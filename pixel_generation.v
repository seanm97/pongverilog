==> flow/design.v <==
`timescale 1ns / 1ps
module pixel_generation(
		input clock, reset, video_on,
		input [11:0] sw,
		input [9:0] pixel_x, pixel_y,
		output [11:0] rgb_out
	);
	wire [11:0] rgb_out;
	reg [11:0] rgb;
	assign rgb_out = video_on ? rgb : 3'b000;
	always@(posedge clock, posedge reset)
		if (reset == 1'b1)
			rgb <= 12'b0000_0000_0000;
		else begin
			if (pixel_x >= 32 & pixel_x <= 35)
				rgb <= sw;
			else if (pixel_x >= 600 & pixel_x <= 603 & pixel_y >= 204 & pixel_y <= 276)
				rgb <= sw;
			else if (pixel_x >= 580 & pixel_x <= 588 & pixel_y >= 238 & pixel_y <= 246)
				rgb <= sw;
			else
				rgb <= 3'b000;
		end
endmodule
; ---- From RTL to reports: pixel_generation
; The steps from the RTL of pixel_generation to its reports follow in flow order.
; Line numbers count from 1 in the design file above.
; Not given: -
[design]
top_module = pixel_generation
clock_port = clock
cell_library = sky130hd
lib_corner = tt_025C_1v80

; ---- Word level
; Yosys after proc, flatten, opt, wreduce and memory -nomap, before mapping. Enables and synchronous resets that opt folds into registers are not counted as muxes. Memory bits, and registers merged into a memory's read port (data or address), are not among the register bits. Print and check cells are not counted. Equal cells are merged and count once.
[word_totals]
mem_bits_rw = 0
input_bits = 35
ff_bits = 12
output_inout_bits = 12
n_memories = 0
romBits = 0
latchBits = 0
clocked_rd_ports_x_width = 0
[op_classes]
n_eq = 0
compare = 10
n_div = 0
multipliers = 0
mux = 4
add_sub_neg = 0
bitwise = 7
reduce_logical = 0
shifts = 0
[ops]
columns = operator, n
row1 = 2-to-1 mux 12 bit, 4
row2 = >= comparator 10 bit with constant B, 2
row3 = less-or-equal comparator 10 bit with constant B, 2
row4 = >= comparator 10 x 8 -> 1 bit with constant B, 2
row5 = >= comparator 10 x 6 -> 1 bit with constant B, 1
row6 = less-or-equal comparator 10 x 6 -> 1 bit with constant B, 1
row7 = less-or-equal comparator 10 x 8 -> 1 bit with constant B, 1
row8 = less-or-equal comparator 10 x 9 -> 1 bit with constant B, 1
row9 = bitwise AND 1 bit, 7

; ---- Logic depth
; Yosys ltp: most cells in a row. Word level: on the elaborated netlist, between registers, memories and ports. Mapped: between sequential cells and ports; inverters and the memories' decode and read muxes count.
[depth]
ltp_word = 7
ABC_AREA = 1
mapped_depth = 10
ltp_nobuf = 9

; ---- After synthesis
; Source: synth_stat.txt of the flow (Yosys; design flattened, memories mapped). It holds for the ABC_AREA given above (unset counts as 0); a run with the other value may have another netlist.
; Totals and module areas in this step are rounded.
[types]
columns = type, n, type_area_um2
row1 = sky130_fd_sc_hd__dfrtp_1, 12, 300.288
row2 = sky130_fd_sc_hd__nand2_1, 41, 153.898
row3 = sky130_fd_sc_hd__inv_1, 35, 131.376
row4 = sky130_fd_sc_hd__nor2_1, 15, 56.304
row5 = sky130_fd_sc_hd__nand3_1, 5, 25.024
row6 = sky130_fd_sc_hd__nand2_2, 2, 12.512
row7 = sky130_fd_sc_hd__buf_6, 1, 11.261
row8 = sky130_fd_sc_hd__nand3_2, 1, 10.01
row9 = sky130_fd_sc_hd__nor3_1, 2, 10.01
row10 = sky130_fd_sc_hd__nand4_1, 1, 6.256
row11 = sky130_fd_sc_hd__nor2_2, 1, 6.256
row12 = sky130_fd_sc_hd__a21oi_1, 1, 5.005
row13 = sky130_fd_sc_hd__clkbuf_1, 1, 3.754
[mapped]
cells = 118
sequential_area_mm2 = 0.0003
buf_cells = 2
area_mm2 = 0.000732
ffs = 12

; ---- Worst setup path after synthesis
; Path of least setup slack by OpenSTA after synthesis, without wires, with an ideal clock, recovery checks aside; 20% of the period is set as input and as output delay. Where synthesis merged equal registers, the netlist keeps one of their names.
[synth_timing]
path_type = input to register
startpoint = input pixel_y[4]
endpoint = register rgb[10]
setup_time_ps = 113
period_ps = 1480
required_time_ps = 1367
path_delay_ps = 742
path_buffers = 1
setup_slack_ps = 442
t_first_pin_ps = 296
driving_pins = 9
t_arrival_ps = 925
period_less_setup_slack_ps = 1038
; "path_delay_ps" = arrival - input delay + setup time.
; "driving_pins" counts driving pins, that of a launching flip-flop among them; a cell with two outputs on the path counts twice.
; "period_less_setup_slack_ps" is the clock period less the worst setup slack; recovery checks do not enter. This is arithmetic on one report: input and output delays are still those of the set period (20% each).
; Between the ends stands the longest chain of elaborated cells between them, by number of cells; it is not shown to be the way that was timed. Of several equally long chains one is given.
; Each line given opens the expression or statement behind the cell; cells for indexed reads and writes are added by Yosys, which also makes memories of some case tables.
; At most two assigning lines are given for a register; there are more.
[synth_between]
path_cell_list = sky130_fd_sc_hd__nor2_1 sky130_fd_sc_hd__nand2_1 sky130_fd_sc_hd__a21oi_1 sky130_fd_sc_hd__nor2_1 sky130_fd_sc_hd__nand2_1 sky130_fd_sc_hd__nand3_2 sky130_fd_sc_hd__buf_6 sky130_fd_sc_hd__nand2_1 sky130_fd_sc_hd__inv_1
elab_chain_len = 6
cells_between = 11
lines_between = 3
[synth_lines]
columns = item, line
row1 = start: declaration, 5  ; input [9:0] pixel_x, pixel_y,
row2 = >= comparator 10 x 8 -> 1 bit, 19  ; else if (pixel_x >= 580 & pixel_x <= 588 & pixel_y >= 238 & pixel_y <= 246)
row3 = bitwise AND 1 bit x2, 19
row4 = 2-to-1 mux 12 bit, 19
row5 = 2-to-1 mux 12 bit, 17  ; else if (pixel_x >= 600 & pixel_x <= 603 & pixel_y >= 204 & pixel_y <= 276)
row6 = 2-to-1 mux 12 bit, 15  ; if (pixel_x >= 32 & pixel_x <= 35)
row7 = end: assignment, 16  ; rgb <= sw;
row8 = end: assignment, 18  ; rgb <= sw;
row9 = end: declaration, 9  ; reg [11:0] rgb;

; ---- Path in the finished layout
; Path of least setup slack in the final report of run 1 (OpenROAD, finished layout, wires in). Where an end is a register, its clock arrival counts in the times.
; The report prints the path's times to 10 ps; the period is as set.
[layout_timing]
path_type = register to output
startpoint = register rgb[7]
endpoint = output rgb_out[7]
path_buffers = 1
t_first_pin_ps = 230
setup_slack_ps = -180
period_ps = 806
t_arrival_ps = 830
required_time_ps = 640
driving_pins = 4
out_delay_ps = 160
; Between the ends stands the longest chain of elaborated cells between them, by number of cells; it is not shown to be the way that was timed. Of several equally long chains one is given.
; At most two assigning lines are given for a register; there are more.
[layout_between]
path_cell_list = sky130_fd_sc_hd__dfrtp_1 sky130_fd_sc_hd__nand2_1 sky130_fd_sc_hd__inv_1 sky130_fd_sc_hd__buf_2
elab_chain_len = 1
cells_between = 1
lines_between = 1
[layout_lines]
columns = item, line
row1 = start: declaration, 9  ; reg [11:0] rgb;
row2 = start: assignment, 16  ; rgb <= sw;
row3 = start: assignment, 18  ; rgb <= sw;
row4 = 2-to-1 mux 12 bit, 10  ; assign rgb_out = video_on ? rgb : 3'b000;
row5 = end: declaration, 6  ; output [11:0] rgb_out

; Measured data: module pixel_generation, platform sky130hd, 2 stored runs of the flow under differing settings, order arbitrary. Input and output delays are each 20% of the period that was set; the output load is 0.01 pF.
; By "period_less_ws_ps" is meant the clock period of the run minus its worst setup slack. This is arithmetic on one report: input and output delays are still those of the set period (20% each).
; "worst_path_ps" is the time allowed to the run's worst setup path (the clock period less input and output delay, where it has them) less its slack. Clock arrival times count: a late capture clock shortens it, a late launch clock lengthens it.
; "power_total_mw" is the tool's figure for a default switching activity; nothing was simulated.
; "worst_path_ps" is known to 10 ps.
; Measured values are rounded.

[run 1: settings]
period_ns = 0.806
CORE_UTILIZATION = 21
PLACE_DENSITY_LB_ADDON = 0.16
CORE_ASPECT_RATIO = 0.94
CELL_PAD_IN_SITES_GLOBAL_PLACEMENT = 1
CELL_PAD_IN_SITES_DETAIL_PLACEMENT = 1
TNS_END_PERCENT = 45
ABC_AREA = 1
GPL_ROUTABILITY_DRIVEN = 1
CTS_CLUSTER_DIAMETER = 212
MIN_ROUTING_LAYER = met1
MAX_ROUTING_LAYER = met4
CAP_MARGIN = 20
CORE_MARGIN = 2
SLEW_MARGIN = 20
[run 1: results]
fin_tns_ps = -2510
design_die_area_mm2 = 0.00397
post_synth_area_mm2 = 0.000732
power_total_mw = 1.42
period_less_ws_ps = 987
worst_path_ps = 830
worst_path_kind = register to output
post_route_stdcell_area_mm2 = 0.00134
final_util_pct = 40.7
worst_setup_slack_ps = -181

[run 2: settings]
period_ns = 1.34
CORE_UTILIZATION = 18
PLACE_DENSITY_LB_ADDON = 0.16
CORE_ASPECT_RATIO = 1.75
CORE_MARGIN = 8
ABC_AREA = 1
GPL_TIMING_DRIVEN = 0
CTS_CLUSTER_SIZE = 32
CTS_CLUSTER_DIAMETER = 116
SLEW_MARGIN = 0
CAP_MARGIN = 20
[run 2: results]
power_total_mw = 0.845
final_util_pct = 34.2
post_route_stdcell_area_mm2 = 0.00133
worst_setup_slack_ps = 60
design_die_area_mm2 = 0.00644
fin_tns_ps = 0
period_less_ws_ps = 1280
post_synth_area_mm2 = 0.000732
worst_path_ps = 740
worst_path_kind = input to output
